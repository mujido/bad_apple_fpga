==> flow/design.v <==
module sd_fsm #(
    parameter LOWFREQ_CLK_DIVIDER = 1,
    parameter HIGHFREQ_CLK_DIVIDER = 1
) (
    input wire wb_clk_i,
    input wire wb_rst_i,
    output reg [31:0] sdc_wb_dat_o,
    input wire [31:0] sdc_wb_dat_i,
    output reg [7:0] sdc_wb_adr_o,
    output reg [3:0] sdc_wb_sel_o,
    output reg sdc_wb_we_o,
    output reg sdc_wb_cyc_o,
    output reg sdc_wb_stb_o,
    input wire sdc_wb_ack_i
);
    localparam SDC_ADDR_ARGUMENT = 8'h00;
    localparam SDC_ADDR_COMMAND = 8'h04;
    localparam SDC_ADDR_RESPONSE_0 = 8'h08;
    localparam SDC_ADDR_RESPONSE_1 = 8'h0C;
    localparam SDC_ADDR_RESPONSE_2 = 8'h10;
    localparam SDC_ADDR_RESPONSE_3 = 8'h14;
    localparam SDC_ADDR_DATA_TIMEOUT = 8'h18;
    localparam SDC_ADDR_CONTROL = 8'h1C;
    localparam SDC_ADDR_CMD_TIMEOUT = 8'h20;
    localparam SDC_ADDR_CLOCK_DIVIDER = 8'h24;
    localparam SDC_ADDR_VOLTAGE = 8'h2C;
    localparam SDC_ADDR_CAPABILITIES = 8'h30;
    localparam SDC_ADDR_CMD_EVENT_STATUS = 8'h34;
    localparam SDC_ADDR_CMD_EVENT_ENABLE = 8'h38;
    localparam SDC_ADDR_DATA_EVENT_STATUS = 8'h3C;
    localparam SDC_ADDR_DATA_EVENT_ENABLE = 8'h40;
    localparam SDC_ADDR_BLOCK_SIZE = 8'h44;
    localparam SDC_ADDR_BLOCK_COUNT = 8'h48;
    localparam SDC_ADDR_DATA_XFER_ADDRESS = 8'h60;
    localparam SDC_CONFIG_TIMEOUT = 24'h7FFF;
    localparam MMC_RSP_PRESENT  = 32'b00001;
    localparam MMC_RSP_136      = 32'b00010;      
    localparam MMC_RSP_CRC      = 32'b00100;      
    localparam MMC_RSP_BUSY     = 32'b01000;      
    localparam MMC_RSP_OPCODE   = 32'b10000;      
    localparam MMC_RSP_NONE = 5'd0;
    localparam MMC_RSP_R1   = MMC_RSP_PRESENT | MMC_RSP_CRC | MMC_RSP_OPCODE;
    localparam MMC_RSP_R1b  = MMC_RSP_R1 | MMC_RSP_BUSY;
    localparam MMC_RSP_R2   = MMC_RSP_PRESENT | MMC_RSP_CRC | MMC_RSP_OPCODE;
    localparam MMC_RSP_R3   = MMC_RSP_PRESENT;
    localparam MMC_RSP_R4   = MMC_RSP_PRESENT;
    localparam MMC_RSP_R5   = MMC_RSP_PRESENT | MMC_RSP_CRC | MMC_RSP_OPCODE;
    localparam MMC_RSP_R6   = MMC_RSP_PRESENT | MMC_RSP_CRC | MMC_RSP_OPCODE;
    localparam MMC_RSP_R7   = MMC_RSP_PRESENT | MMC_RSP_CRC | MMC_RSP_OPCODE;
    localparam MMC_CMD_GO_IDLE_STATE        = 6'd0;
    localparam MMC_CMD_SEND_OP_COND         = 6'd1;
    localparam MMC_CMD_ALL_SEND_CID         = 6'd2;
    localparam MMC_CMD_SET_RELATIVE_ADDR    = 6'd3;
    localparam MMC_CMD_SET_DSR              = 6'd4;
    localparam MMC_CMD_SWITCH               = 6'd6;
    localparam MMC_CMD_SELECT_CARD          = 6'd7;
    localparam MMC_CMD_SEND_EXT_CSD         = 6'd8;
    localparam MMC_CMD_SEND_CSD             = 6'd9;
    localparam MMC_CMD_SEND_CID             = 6'd10;
    localparam MMC_CMD_STOP_TRANSMISSION    = 6'd12;
    localparam MMC_CMD_SEND_STATUS          = 6'd13;
    localparam MMC_CMD_SET_BLOCKLEN         = 6'd16;
    localparam MMC_CMD_READ_SINGLE_BLOCK    = 6'd17;
    localparam MMC_CMD_READ_MULTIPLE_BLOCK  = 6'd18;
    localparam MMC_CMD_WRITE_SINGLE_BLOCK   = 6'd24;
    localparam MMC_CMD_WRITE_MULTIPLE_BLOCK = 6'd25;
    localparam MMC_CMD_ERASE_GROUP_START    = 6'd35;
    localparam MMC_CMD_ERASE_GROUP_END      = 6'd36;
    localparam MMC_CMD_ERASE                = 6'd38;
    localparam MMC_CMD_APP_CMD              = 6'd55;
    localparam MMC_CMD_SPI_READ_OCR         = 6'd58;
    localparam MMC_CMD_SPI_CRC_ON_OFF       = 6'd59;
    localparam SD_CMD_SEND_RELATIVE_ADDR	= 6'd3;
    localparam SD_CMD_SWITCH_FUNC		    = 6'd6;
    localparam SD_CMD_SEND_IF_COND		    = 6'd8;
    localparam SD_CMD_APP_SET_BUS_WIDTH	    = 6'd6;
    localparam SD_CMD_ERASE_WR_BLK_START	= 6'd32;
    localparam SD_CMD_ERASE_WR_BLK_END		= 6'd33;
    localparam SD_CMD_APP_SEND_OP_COND		= 6'd41;
    localparam SD_CMD_APP_SEND_SCR		    = 6'd51;
    localparam MMC_DATA_XFER_NONE  = 2'b00;
    localparam MMC_DATA_XFER_READ  = 2'b01;
    localparam MMC_DATA_XFER_WRITE = 2'b10;
    reg [5:0] led_regs;
    localparam SD_OP_WIDTH = 42;
    localparam SD_OPCODE_WIDTH = 2;
    localparam SD_OP_SET_REG = 2'd0;
    localparam SD_OP_READ_REG = 2'd1;
    localparam SD_OP_JUMP = 2'd2;
    localparam SD_OP_WAIT_CMD_COMPLETE = 2'd3;
    localparam SD_INIT_OP_COUNT = 5'd27;
    localparam SD_INIT_OP_COUNT_LOG2 = 5;
    function automatic [SD_OPCODE_WIDTH - 1:0] sd_get_opcode(input [SD_OP_WIDTH - 1:0] op);
        sd_get_opcode = op[SD_OP_WIDTH - 1:SD_OP_WIDTH - SD_OPCODE_WIDTH];
    endfunction
    function automatic [SD_OP_WIDTH - 1:0] sd_op_set_reg(
        input [7:0] sdc_addr,
        input [31:0] reg_value
    );
        sd_op_set_reg = {SD_OP_SET_REG, sdc_addr, reg_value};
    endfunction
    function automatic [SD_OP_WIDTH - 1:0] sd_op_read_reg(input [7:0] sdc_addr);
        sd_op_read_reg = {SD_OP_READ_REG, sdc_addr, 32'd0};
    endfunction
    function automatic [SD_OP_WIDTH - 1:0] sd_op_no_args(input [1:0] opcode);
        sd_op_no_args = {opcode, {40{1'bx}}};
    endfunction
    function automatic [SD_OP_WIDTH - 1:0] sd_op_set_cmd(input [5:0] mmc_cmd, input [3:0] response_type, input [1:0] data_xfer_direction);
        sd_op_set_cmd = sd_op_set_reg(SDC_ADDR_COMMAND, {mmc_cmd, 1'b0, data_xfer_direction, response_type});
    endfunction
    function automatic [SD_OP_WIDTH - 1:0] sd_op_jump(input [SD_INIT_OP_COUNT_LOG2 - 1:0] index);
        sd_op_jump = {SD_OP_JUMP, {(SD_OP_WIDTH - SD_OPCODE_WIDTH - SD_INIT_OP_COUNT_LOG2){1'bx}}, index};
    endfunction
    wire [SD_OP_WIDTH - 1:0] sd_init_ops[SD_INIT_OP_COUNT - 1:0];
    assign sd_init_ops[0] = sd_op_set_reg(SDC_ADDR_DATA_TIMEOUT, SDC_CONFIG_TIMEOUT);
    assign sd_init_ops[1] = sd_op_set_reg(SDC_ADDR_CONTROL, 1'b1);
    assign sd_init_ops[2] = sd_op_set_reg(SDC_ADDR_CMD_TIMEOUT, SDC_CONFIG_TIMEOUT);
    assign sd_init_ops[3] = sd_op_set_reg(SDC_ADDR_CLOCK_DIVIDER, LOWFREQ_CLK_DIVIDER);
    assign sd_init_ops[4] = sd_op_set_reg(SDC_ADDR_CMD_EVENT_ENABLE, 0);
    assign sd_init_ops[5] = sd_op_set_reg(SDC_ADDR_CMD_EVENT_STATUS, 0);
    assign sd_init_ops[6] = sd_op_set_reg(SDC_ADDR_DATA_EVENT_ENABLE, 0);
    assign sd_init_ops[7] = sd_op_set_reg(SDC_ADDR_DATA_EVENT_STATUS, 0);
    assign sd_init_ops[8] = sd_op_set_reg(SDC_ADDR_BLOCK_SIZE, 511);
    assign sd_init_ops[9] = sd_op_set_reg(SDC_ADDR_BLOCK_COUNT, 0);
    assign sd_init_ops[10] = sd_op_set_reg(SDC_ADDR_DATA_XFER_ADDRESS, 0);
    assign sd_init_ops[11] = sd_op_read_reg(SDC_ADDR_DATA_TIMEOUT);
    assign sd_init_ops[12] = sd_op_read_reg(SDC_ADDR_CONTROL);
    assign sd_init_ops[13] = sd_op_read_reg(SDC_ADDR_CMD_TIMEOUT);
    assign sd_init_ops[14] = sd_op_read_reg(SDC_ADDR_CLOCK_DIVIDER);
    assign sd_init_ops[15] = sd_op_read_reg(SDC_ADDR_CMD_EVENT_ENABLE);
    assign sd_init_ops[16] = sd_op_read_reg(SDC_ADDR_CMD_EVENT_STATUS);
    assign sd_init_ops[17] = sd_op_read_reg(SDC_ADDR_DATA_EVENT_ENABLE);
    assign sd_init_ops[18] = sd_op_read_reg(SDC_ADDR_DATA_EVENT_STATUS);
    assign sd_init_ops[19] = sd_op_read_reg(SDC_ADDR_BLOCK_SIZE);
    assign sd_init_ops[20] = sd_op_read_reg(SDC_ADDR_BLOCK_COUNT);
    assign sd_init_ops[21] = sd_op_read_reg(SDC_ADDR_DATA_XFER_ADDRESS);
    assign sd_init_ops[22] = sd_op_set_cmd(MMC_CMD_GO_IDLE_STATE, MMC_RSP_NONE, MMC_DATA_XFER_NONE);
    assign sd_init_ops[23] = sd_op_set_reg(SDC_ADDR_ARGUMENT, 0);
    assign sd_init_ops[24] = sd_op_set_cmd(SD_CMD_SEND_IF_COND, MMC_RSP_R3, MMC_DATA_XFER_NONE);
    assign sd_init_ops[25] = sd_op_set_reg(SDC_ADDR_ARGUMENT, 0);
    assign sd_init_ops[26] = sd_op_jump(26);
    reg [SD_INIT_OP_COUNT_LOG2 - 1:0] sd_init_ops_index = 0;
    reg [SD_INIT_OP_COUNT_LOG2 - 1:0] sd_init_ops_next_index;
    wire [SD_OP_WIDTH - 1:0] sd_current_init_op = sd_init_ops[sd_init_ops_index];
    wire [SD_OP_WIDTH - 1:0] sd_next_init_op = sd_init_ops[sd_init_ops_next_index];
    reg sd_op_is_sd_cmd;
    always @(*) begin
        case (sd_get_opcode(sd_current_init_op))
            SD_OP_SET_REG,
            SD_OP_READ_REG : sd_op_is_sd_cmd = 1'b1;
            default : sd_op_is_sd_cmd = 1'b0;
        endcase
    end
    always @(*) begin
        if (sd_get_opcode(sd_current_init_op) == SD_OP_JUMP) begin
            sd_init_ops_next_index = sd_current_init_op[SD_INIT_OP_COUNT_LOG2 - 1:0];
        end else if (~sd_op_is_sd_cmd | sdc_wb_ack_i) begin
            sd_init_ops_next_index = sd_init_ops_index + 1'b1;
        end else begin
            sd_init_ops_next_index = sd_init_ops_index;
        end
    end
    always @(*) begin
        sdc_wb_sel_o = 4'b1111;
        if (wb_rst_i) begin
            sdc_wb_we_o = 1'b0;
            sdc_wb_cyc_o = 1'b0;
            sdc_wb_stb_o = 1'b0;
        end else begin
            sdc_wb_cyc_o = sd_op_is_sd_cmd;
            sdc_wb_stb_o = sd_op_is_sd_cmd;
            sdc_wb_we_o = sd_get_opcode(sd_current_init_op) == SD_OP_SET_REG;
        end
    end
    always @(posedge wb_clk_i) begin
        case (sd_get_opcode(sd_next_init_op))
            SD_OP_SET_REG,
            SD_OP_READ_REG : begin
                sdc_wb_adr_o <= sd_next_init_op[39:32];
                sdc_wb_dat_o <= sd_next_init_op[31:0];
            end
            default : begin
                sdc_wb_adr_o <= 'x;
                sdc_wb_dat_o <= 'x;
            end
        endcase
    end
    always @(posedge wb_clk_i) begin
        sd_init_ops_index <= wb_rst_i ? 0 : sd_init_ops_next_index;
    end
endmodule
**Step by step through the tools: sd_fsm**

The steps from the RTL of sd_fsm to its reports follow in flow order.
Line numbers count from 1 in the design file above.
Operators: Yosys type, input widths -> output width; for muxes data width and select width s.
The mark n/a stands for no value.

- Design top: sd_fsm
- Clock input: wb_clk_i
- Standard-cell library: sky130hd
- Library corner: tt_025C_1v80

**Elaborated design**

Source: Yosys, flattened and elaborated, memories not mapped. Widths are those after wreduce. Registers that Yosys merges into a memory's read port (data or address) are not register bits. Print and check cells do not count. Equal cells are merged and count once.

- Add/sub/neg operators: 1
- Equal/unequal tests: 55
- Mux-type cells: 9
- Bitwise logic cells: 2
- Reductions and logical operators: 8

Operators by type and width:

| kind | count |
|---|---|
| $pmux 42 s26 | 2 |
| $eq 5x5->1 const B | 22 |
| $eq 5x4->1 const B | 16 |
| $eq 5x3->1 const B | 8 |
| $mux 32 | 1 |
| $eq 5x2->1 const B | 4 |
| $eq 5x1->1 const B | 2 |
| $logic_not 5->1 | 2 |
| $mux 5 | 2 |
| $reduce_or 2->1 | 4 |
| $mux 8 | 1 |
| $add 5x1->5 const B | 1 |
| $eq 2x1->1 const B | 2 |
| $logic_not 2->1 | 2 |
| $mux 1 | 3 |
| $eq 2x2->1 const B | 1 |
| $or 1x1->1 | 1 |
| $not 1->1 | 1 |

- Bits in registers: 45
- Input bits: 35
- Output and inout port bits: 47
- Elaborated cells: 78

**Longest topological paths**

Depth = most cells in a row (Yosys ltp): at word level without a register or memory, in the mapped netlist without a sequential cell, where the memories' decode and read muxes count.

- Depth in word-level cells: 16
- ABC_AREA: 0
- Mapped depth: 14
- Depth with buffers taken out: 11

**Netlist**

Yosys stat after the flow's synthesis: flattened, memories mapped to cells. It holds for the ABC_AREA given above (unset counts as 0); a run with the other value may have another netlist.

Cell types:

| cell type | count | area in all (µm²) |
|---|---|---|
| sky130_fd_sc_hd__dfxtp_1 | 15 | 300.288 |
| sky130_fd_sc_hd__buf_4 | 35 | 262.752 |
| sky130_fd_sc_hd__a21oi_1 | 16 | 80.077 |
| sky130_fd_sc_hd__nand2_1 | 17 | 63.811 |
| sky130_fd_sc_hd__nor2_1 | 17 | 63.811 |
| sky130_fd_sc_hd__ha_1 | 5 | 62.56 |
| sky130_fd_sc_hd__nand3_1 | 12 | 60.058 |
| sky130_fd_sc_hd__buf_6 | 4 | 45.043 |
| sky130_fd_sc_hd__o21ai_0 | 7 | 35.034 |
| sky130_fd_sc_hd__o21ai_2 | 4 | 35.034 |
| sky130_fd_sc_hd__clkbuf_1 | 9 | 33.782 |
| sky130_fd_sc_hd__nor3_1 | 6 | 30.029 |
| sky130_fd_sc_hd__inv_1 | 7 | 26.275 |
| sky130_fd_sc_hd__xnor2_1 | 3 | 26.275 |
| sky130_fd_sc_hd__nor2b_1 | 4 | 25.024 |
| sky130_fd_sc_hd__o22ai_1 | 4 | 25.024 |
| sky130_fd_sc_hd__mux2_2 | 2 | 22.522 |
| sky130_fd_sc_hd__nor3_2 | 2 | 20.019 |

Other cell types: 38; their cells: 50.

- Cell count: 219
- Mapped area: 1,616.6 µm²
- Sequential part of the area: 300.3 µm²
- Flip-flops: 15
- Buffers: 49

**Timing after synthesis**

Source: OpenSTA report_checks on the synthesized netlist (no wires, ideal clock, input and output delay 20% of the period each), path of least setup slack; recovery checks are left aside. Register names are those of the netlist, which keeps one name where synthesis merged equal registers.

- Path kind: flip-flop to flip-flop
- Start: register sd_init_ops_index[0]
- End: register sdc_wb_adr_o[4]
- Period: 4.15 ns
- Setup time: 0.062 ns
- Time at the first pin: 0.000 ns
- Arrival time: 3.143 ns
- Required time: 4.088 ns
- Slack: 0.944 ns
- Delay of the path: 3.205 ns
- Stages on the path: 14
- Path buffers: 3
- Synthesis period reached: 3.206 ns

"delay of the path" is the arrival time less input delay plus setup time.
"stages on the path" counts driving pins, that of a launching flip-flop among them; a cell with two outputs on the path counts twice.
"synthesis period reached" = period - worst setup slack (recovery checks aside). The figure is calculated, with input and output delays left at 20% of the set period.
Between the ends stands the longest chain of elaborated cells between them, by number of cells; it is not shown to be the way that was timed. Of several equally long chains one is given.
A line is the first line of the expression or statement that the cell stems from. Yosys adds cells for indexed reads and writes and turns some case tables into memories.

- Cell sequence: sky130_fd_sc_hd__dfxtp_1 sky130_fd_sc_hd__clkbuf_1 sky130_fd_sc_hd__inv_1 sky130_fd_sc_hd__ha_1 sky130_fd_sc_hd__nor3_2 sky130_fd_sc_hd__o221ai_1 sky130_fd_sc_hd__a21boi_2 sky130_fd_sc_hd__o211ai_2 sky130_fd_sc_hd__and2_4 sky130_fd_sc_hd__buf_6 sky130_fd_sc_hd__a221o_1 sky130_fd_sc_hd__or4_4 sky130_fd_sc_hd__buf_6 sky130_fd_sc_hd__nand3_1
- Cells in the longest elaborated chain: 16
- Elaborated cells between the ends (all ways): 72
- Classes of those cells: add/sub (1); eq/ne (55); mux (6); logic (2); reduce/logical (8)

Ends and longest elaborated chain, post-synthesis:

| item | line | RTL |
|---|---|---|
| start: declaration | 142 | `reg [SD_INIT_OP_COUNT_LOG2 - 1:0] sd_init_ops_index = 0;` |
| start: assignment | 189 | `sd_init_ops_index <= wb_rst_i ? 0 : sd_init_ops_next_index;` |
| $eq 5x5->1 | 144 | `wire [SD_OP_WIDTH - 1:0] sd_current_init_op = sd_init_ops[sd_init_ops_index];` |
| $reduce_or 2->1 | n/a |  |
| $pmux 42 s26 | 144 |  |
| $logic_not 2->1 | 148 | `case (sd_get_opcode(sd_current_init_op))` |
| $reduce_or 2->1 | 148 |  |
| $mux 1 | 148 |  |
| $not 1->1 | 157 | `end else if (~sd_op_is_sd_cmd \| sdc_wb_ack_i) begin` |
| (+2 left out) | n/a |  |
| $mux 5 | 155 | `if (sd_get_opcode(sd_current_init_op) == SD_OP_JUMP) begin` |
| $eq 5x5->1 | 145 | `wire [SD_OP_WIDTH - 1:0] sd_next_init_op = sd_init_ops[sd_init_ops_next_index];` |
| $reduce_or 2->1 | n/a |  |
| $pmux 42 s26 | 145 |  |
| $logic_not 2->1 | 176 | `case (sd_get_opcode(sd_next_init_op))` |
| $reduce_or 2->1 | 176 |  |
| $mux 8 | 176 |  |
| end: assignment | 179 | `sdc_wb_adr_o <= sd_next_init_op[39:32];` |
| end: assignment | 183 | `sdc_wb_adr_o <= 'x;` |
| end: declaration | 9 | `output reg [7:0] sdc_wb_adr_o,` |

**Path in the finished layout**

From the final timing report of run 1: the path of least setup slack in the routed layout; clock arrival at registers is part of the times.

- Path kind: flip-flop to output port
- Start: register sd_init_ops_index[0]
- End: output port sdc_wb_we_o
- Period: 5.32 ns
- External output delay: 1.06 ns
- Time at the first pin: 0.25 ns
- Arrival time: 3.00 ns
- Required time: 4.26 ns
- Slack: 1.26 ns
- Stages on the path: 7
- Path buffers: 1

Between the ends stands the longest chain of elaborated cells between them, by number of cells; it is not shown to be the way that was timed. Of several equally long chains one is given.

- Cell sequence: sky130_fd_sc_hd__dfxtp_1 sky130_fd_sc_hd__inv_1 sky130_fd_sc_hd__ha_1 sky130_fd_sc_hd__nor3_2 sky130_fd_sc_hd__o221ai_1 sky130_fd_sc_hd__a2111oi_0 sky130_fd_sc_hd__clkdlybuf4s50_1
- Cells in the longest elaborated chain: 5
- Elaborated cells between the ends (all ways): 31
- Classes of those cells: eq/ne (26); mux (2); reduce/logical (3)

Ends and longest elaborated chain, post-layout:

| item | line | RTL |
|---|---|---|
| start: declaration | 142 | `reg [SD_INIT_OP_COUNT_LOG2 - 1:0] sd_init_ops_index = 0;` |
| start: assignment | 189 | `sd_init_ops_index <= wb_rst_i ? 0 : sd_init_ops_next_index;` |
| $eq 5x5->1 | 144 | `wire [SD_OP_WIDTH - 1:0] sd_current_init_op = sd_init_ops[sd_init_ops_index];` |
| $reduce_or 2->1 | n/a |  |
| $pmux 42 s26 | 144 |  |
| $logic_not 2->1 | 172 | `sdc_wb_we_o = sd_get_opcode(sd_current_init_op) == SD_OP_SET_REG;` |
| $mux 1 | 165 | `if (wb_rst_i) begin` |
| end: declaration | 11 | `output reg sdc_wb_we_o,` |

Add stored flow runs of sd_fsm

Measured results for sd_fsm: 2 stored runs of the Yosys and OpenROAD flow on sky130hd. The settings differ; the order carries no meaning. The constraints put input and output delay at 20% of the set period each and load the outputs with 0.01 pF.
"clock period achieved" is the run's clock period less its worst setup slack. It is reckoned from that one timing run; input and output delays stay at 20% of the period that was set.
"overall power" rests on the timing tool's default activity at the inputs, not on a simulated workload.

### Run 1

Settings: `period_ns=5.32`, `CORE_UTILIZATION=68`, `CORE_ASPECT_RATIO=0.62`, `TNS_END_PERCENT=40`, `GPL_ROUTABILITY_DRIVEN=1`, `CTS_CLUSTER_SIZE=93`, `SLEW_MARGIN=10`, `CAP_MARGIN=20`, `CORE_MARGIN=2`

- Yosys chip area after synthesis: 1,616.6 µm²
- Die size: 2,794.3 µm²
- Standard-cell area after layout: 1,701.6 µm²
- Utilization in the final report: 78.7 %
- Worst setup slack after layout: 1.255 ns
- Setup total negative slack: 0.000 ns
- Lowest hold slack: 0.958 ns
- Overall power: 0.4525 mW
- Clock period achieved: 4.065 ns

### Run 2

Settings: `period_ns=4.61`, `CORE_UTILIZATION=27`, `SETUP_SLACK_MARGIN=1.15`, `PLACE_DENSITY_LB_ADDON=0.11`, `HOLD_SLACK_MARGIN=0.1`, `CORE_ASPECT_RATIO=0.97`, `MIN_ROUTING_LAYER=met2`, `MAX_ROUTING_LAYER=met4`, `CAP_MARGIN=20`, `CORE_MARGIN=2`, `SLEW_MARGIN=20`

- Yosys chip area after synthesis: 1,616.6 µm²
- Die size: 6,622.1 µm²
- Standard-cell area after layout: 1,819.2 µm²
- Utilization in the final report: 31.7 %
- Worst setup slack after layout: 1.318 ns
- Setup total negative slack: 0.000 ns
- Lowest hold slack: 0.868 ns
- Overall power: 0.5228 mW
- Clock period achieved: 3.292 ns
